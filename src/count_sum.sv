==> flow/design.v <==
module count_sum #(parameter w = 3, parameter N = 5) (
    input  logic clk, rstn,
    input  logic s_valid, m_ready,
    input  logic [w-1:0] s_data,
    output logic m_valid, s_ready,
    output logic [1:0][6:0] m_data
);
    logic [2*w:0] sum;
    logic [3:0] count;
    logic [6:0] ones, tens;
    typedef enum logic [1:0] {
        IDLE,
        ACCUMULATE,
        CONVERT,
        OUTPUT
    } state_t;
    state_t state, next_state;
    always_ff @(posedge clk or negedge rstn) begin
        if (!rstn) begin
            state <= IDLE;
        end else begin
            state <= next_state;
        end
    end
    always_comb begin
        next_state = state;
        case (state)
            IDLE: begin
                if (s_valid && s_ready) begin
                    next_state = ACCUMULATE;
                end
            end
            ACCUMULATE: begin
                if (count == N-1) begin
                    next_state = CONVERT;
                end else if (s_valid && s_ready) begin
                    next_state = ACCUMULATE;
                end
            end
            CONVERT: begin
                next_state = OUTPUT;
            end
            OUTPUT: begin
                if (m_ready) begin
                    next_state = IDLE;
                end
            end
        endcase
    end
    always_ff @(posedge clk or negedge rstn) begin
        if (!rstn) begin
            sum <= 0;
            count <= 0;
        end else if (state == ACCUMULATE && s_valid && s_ready) begin
            sum <= sum + s_data;
            count <= count + 1;
        end else if (state == CONVERT) begin
            sum <= sum;  
            count <= 0;  
        end
    end
    always_ff @(posedge clk or negedge rstn) begin
        if (!rstn) begin
            ones <= 0;
            tens <= 0;
        end else if (state == CONVERT) begin
            ones <= sum % 10;
            tens <= sum / 10;
        end
    end
    always_ff @(posedge clk or negedge rstn) begin
        if (!rstn) begin
            m_data[0] <= 0;
            m_data[1] <= 0;
        end else if (state == OUTPUT) begin
            m_data[0] <= convert_to_7segment(ones);
            m_data[1] <= convert_to_7segment(tens);
        end
    end
    assign s_ready = (state == IDLE) || (state == ACCUMULATE);
    assign m_valid = (state == OUTPUT);
    function [6:0] convert_to_7segment;
        input [3:0] digit;
        case (digit)
            4'd0: convert_to_7segment = 7'b0111111;
            4'd1: convert_to_7segment = 7'b0000110;
            4'd2: convert_to_7segment = 7'b1011011;
            4'd3: convert_to_7segment = 7'b1001111;
            4'd4: convert_to_7segment = 7'b1100110;
            4'd5: convert_to_7segment = 7'b1101101;
            4'd6: convert_to_7segment = 7'b1111101;
            4'd7: convert_to_7segment = 7'b0000111;
            4'd8: convert_to_7segment = 7'b1111111;
            4'd9: convert_to_7segment = 7'b1101111;
            default: convert_to_7segment = 7'b0000000;
        endcase
    endfunction
endmodule
Tool chain data of count_sum
Tool output for the design above, in the order of the flow. Lines are those of the file above, counted from 1. Operators: Yosys type, input widths -> output width; for muxes data width and select width s. Cell names lack the library's common part. Not given: -

Top: count_sum. Clock port: clk. Standard-cell library: sky130hd. Library corner: tt_025C_1v80.

Elaborated design
Counts by Yosys on the flattened word-level netlist (proc, flatten, opt, wreduce; memories kept). Register bits leave out memories and registers merged into their read ports (data or address). Print and check cells are left out. Memory sizes are those after Yosys's memory passes, which may raise the word count (mostly to a power of two), join words into wider ones and drop unused or constant bits.

The figure for latch bits is 0. The figure for word-level cells is 30. Under bits in read-only memories stands 224. For memory cells the number is 2. Under bits in writable memories stands 0. Register bits: 21. Output and inout bits: 16. The figure for clocked read ports x word width is 14.

The entry for bitwise operators reads 0. Under equal/unequal tests stands 5. The figure for mux-type cells is 6. Under order comparisons stands 0. For shift operators the number is 0. For reductions and logical operators the number is 8. For add/subtract/negate cells the number is 2. The entry for multipliers reads 0. The entry for divide/modulo/power cells reads 2.

Memory list: (name not given) (words 16, bits a word 7, rd ports 1, write ports 0, RTL line 84) `case (digit)`; (name not given) (words 16, bits a word 7, rd ports 1, write ports 0, RTL line 84).

Operator list (count): $div 7x4->32 const B (1); $mod 7x4->32 const B (1); $pmux 2 s4 (1); $mux 4 (2); $add 7x3->7 (1); $mux 2 (3); $eq 2x2->1 const B (2); $add 4x1->4 const B (1); $eq 4x3->1 const B (1); $logic_and 1x1->1 (3); $logic_not 1->1 (2); $eq 2x1->1 const B (1); $ne 2x2->1 const B (1); $logic_not 2->1 (1); $reduce_bool 2->1 (1); $logic_or 1x1->1 (1).

Longest topological paths
Depth = most cells in a row (Yosys ltp): at word level without a register or memory, in the mapped netlist without a sequential cell, where the memories' decode and read muxes count.

The figure for depth after elaboration is 6. ABC_AREA: 0. Gate-level depth with buffers: 9.

Synthesis result
The flow's flattened synthesis, as Yosys stat reports it; memories are mapped. The netlist is that of the ABC_AREA named above (0 if unset); the other value can give another one.

Cell types (count): dfrtp_1 (36); ha_1 (18); o21ai_0 (26); nor2_1 (32); a21oi_1 (22); inv_1 (25); nand2_1 (22); a211oi_1 (5); nand3_1 (7); xor2_1 (4); a31o_2 (3); clkbuf_1 (7); dfstp_2 (1); xnor2_1 (3); a31oi_1 (4); a22oi_1 (3); buf_4 (3); mux2_2 (2).

Other cell types: 36; their cells: 48.

The entry for mapped cells reads 271. Flip-flop cells: 37. The entry for synthesis area reads 0.0023798 mm². The figure for buffers is 11.

Timing after synthesis
Source: OpenSTA report_checks on the synthesized netlist (no wires, ideal clock, input and output delay 20% of the period each), path of least setup slack; recovery checks are left aside. Register names are those of the netlist, which keeps one name where synthesis merged equal registers.

Path type: flip-flop to flip-flop. From: register sum[4]. To: register ones[2]. Arrival: 2.474 ns. The entry for path slack reads 0.587 ns. The entry for clock period reads 3.13 ns. The figure for path delay is 2.543 ns. Launch time at the first pin: 0.000 ns. For stages the number is 10. Library setup time: 0.069 ns. The figure for period reached after synthesis is 2.543 ns.

"path delay" = arrival - input delay + setup time. "stages" counts driving pins, that of a launching flip-flop among them; a cell with two outputs on the path counts twice. "period reached after synthesis" is the clock period less the worst setup slack; recovery checks do not enter. This is arithmetic on one report: input and output delays are still those of the set period (20% each). Between the ends stands the longest chain of elaborated cells between them, by number of cells; it is not shown to be the way that was timed. Of several equally long chains one is given. A line is the first line of the expression or statement that the cell stems from. Yosys adds cells for indexed reads and writes and turns some case tables into memories. A register here has more assigning lines than the two given.

Cell sequence: dfrtp_1 -> nor2_1 -> inv_1 -> ha_1 -> nand2b_2 -> a32oi_1 -> nand3_2 -> o32a_4 -> or4_1 -> nand3_1. The entry for length of the longest elaborated chain reads 1. Under elaborated cells between the ends (all ways) stands 1. Classes of those cells: div: 1.

RTL lines, path post-synthesis: start: declaration (RTL line 8) `logic [2*w:0] sum;`; start: assignment (RTL line 55) `sum <= sum + s_data;`; start: assignment (RTL line 58) `sum <= sum;`; $mod 7x4->32 (RTL line 67) `ones <= sum % 10;`; end: assignment (RTL line 64) `ones <= 0;`; end: assignment (RTL line 67).

Timing after layout
From the final timing report of stored run 1: the path of least setup slack in the routed layout; clock arrival at registers is part of the times.

Path type: flip-flop to flip-flop. From: register sum[4]. To: register ones[2]. Launch time at the first pin: 0.29 ns. For stages the number is 10. The entry for clock period reads 4.75 ns. The entry for path slack reads 1.81 ns. Library setup time: 0.06 ns. Arrival: 3.17 ns.

Between the ends stands the longest chain of elaborated cells between them, by number of cells; it is not shown to be the way that was timed. Of several equally long chains one is given. A register here has more assigning lines than the two given.

Cell sequence: dfrtp_1 -> nor2_1 -> inv_1 -> ha_1 -> nand2b_2 -> a32oi_1 -> nand3_2 -> o32a_4 -> or4_1 -> nand3_1. The entry for length of the longest elaborated chain reads 1. Under elaborated cells between the ends (all ways) stands 1. Classes of those cells: div: 1.

RTL lines, path after layout: start: declaration (RTL line 8) `logic [2*w:0] sum;`; start: assignment (RTL line 55) `sum <= sum + s_data;`; start: assignment (RTL line 58) `sum <= sum;`; $mod 7x4->32 (RTL line 67) `ones <= sum % 10;`; end: assignment (RTL line 64) `ones <= 0;`; end: assignment (RTL line 67).

Measured data: module count_sum, platform sky130hd, 2 stored runs of the flow under differing settings, order arbitrary. Input and output delays are each 20% of the period that was set; the output load is 0.01 pF. "period reached": clock period set for the run, less the worst setup slack. It is reckoned from that one timing run; input and output delays stay at 20% of the period that was set. By "critical setup path time" is meant the share of the clock period that the worst setup path is allowed (20% is reserved at inputs, 20% at outputs), minus its slack. Clock arrival times at its registers enter into it. "total power of the final layout": no workload was simulated; the value follows from the tool's default switching activity.

Files of stored run 1:
==> flow/run.sh <==
#!/bin/bash
# the make line also repeats the synthesis and layout settings of config.mk as NAME=value (left out here)
make -C /OpenROAD-flow-scripts/flow DESIGN_CONFIG=/design/flow/config.mk WORK_HOME=/design/flow/orfs CLKGATE_MAP_FILE= finish
==> flow/config.mk <==
export PLATFORM = sky130hd
export DESIGN_NAME = count_sum
export DESIGN_NICKNAME = count_sum
export VERILOG_FILES = /design/flow/design.v
export SDC_FILE = /design/flow/constraint.sdc
export NUM_CORES = 4
export LEC_CHECK = 0
export CAP_MARGIN = 20
export CELL_PAD_IN_SITES_GLOBAL_PLACEMENT = 2
export CORE_MARGIN = 6
export CORE_UTILIZATION = 28
export GPL_ROUTABILITY_DRIVEN = 1
export PLACE_DENSITY_LB_ADDON = 0.26
export SETUP_SLACK_MARGIN = 0.18
export SLEW_MARGIN = 20
==> flow/constraint.sdc <==
create_clock -name core_clock -period 4.75 [get_ports {clk}]
set_input_delay 0.9500 -clock core_clock [delete_from_list [all_inputs] [get_ports {clk}]]
set_output_delay 0.9500 -clock core_clock [all_outputs]
set_load 0.01 [all_outputs]

Results of stored run 1. The area of the standard cells in the finished layout stands at 0.0028189 mm². The utilization stands at 34.3%. The setup slack of the worst path reads 1.808 ns. The setup total negative slack comes to 0.000 ns. The total power of the final layout comes to 1.965 mW. The synthesis area stands at 0.0023798 mm². The critical setup path time comes to 2.94 ns. Worst path kind: flip-flop to flip-flop. The period reached is 2.942 ns. The total die area stands at 0.0108556 mm².

Files of stored run 2:
==> flow/run.sh <==
#!/bin/bash
# the make line also repeats the synthesis and layout settings of config.mk as NAME=value (left out here)
make -C /OpenROAD-flow-scripts/flow DESIGN_CONFIG=/design/flow/config.mk WORK_HOME=/design/flow/orfs CLKGATE_MAP_FILE= finish
==> flow/config.mk <==
export PLATFORM = sky130hd
export DESIGN_NAME = count_sum
export DESIGN_NICKNAME = count_sum
export VERILOG_FILES = /design/flow/design.v
export SDC_FILE = /design/flow/constraint.sdc
export NUM_CORES = 4
export LEC_CHECK = 0
export CAP_MARGIN = 10
export CORE_MARGIN = 2
export CORE_UTILIZATION = 19
export CTS_CLUSTER_DIAMETER = 386
export GPL_ROUTABILITY_DRIVEN = 0
export SLEW_MARGIN = 5
export TNS_END_PERCENT = 80
==> flow/constraint.sdc <==
create_clock -name core_clock -period 1.7 [get_ports {clk}]
set_input_delay 0.3400 -clock core_clock [delete_from_list [all_inputs] [get_ports {clk}]]
set_output_delay 0.3400 -clock core_clock [all_outputs]
set_load 0.01 [all_outputs]

Results of stored run 2. The area of the standard cells in the finished layout stands at 0.0033094 mm². The utilization stands at 27.3%. The setup slack of the worst path reads -0.629 ns. The setup total negative slack comes to -2.453 ns. The total power of the final layout comes to 6.493 mW. The synthesis area stands at 0.0023798 mm². The critical setup path time comes to 2.33 ns. Worst path kind: flip-flop to flip-flop. The period reached is 2.329 ns. The total die area stands at 0.0134363 mm².
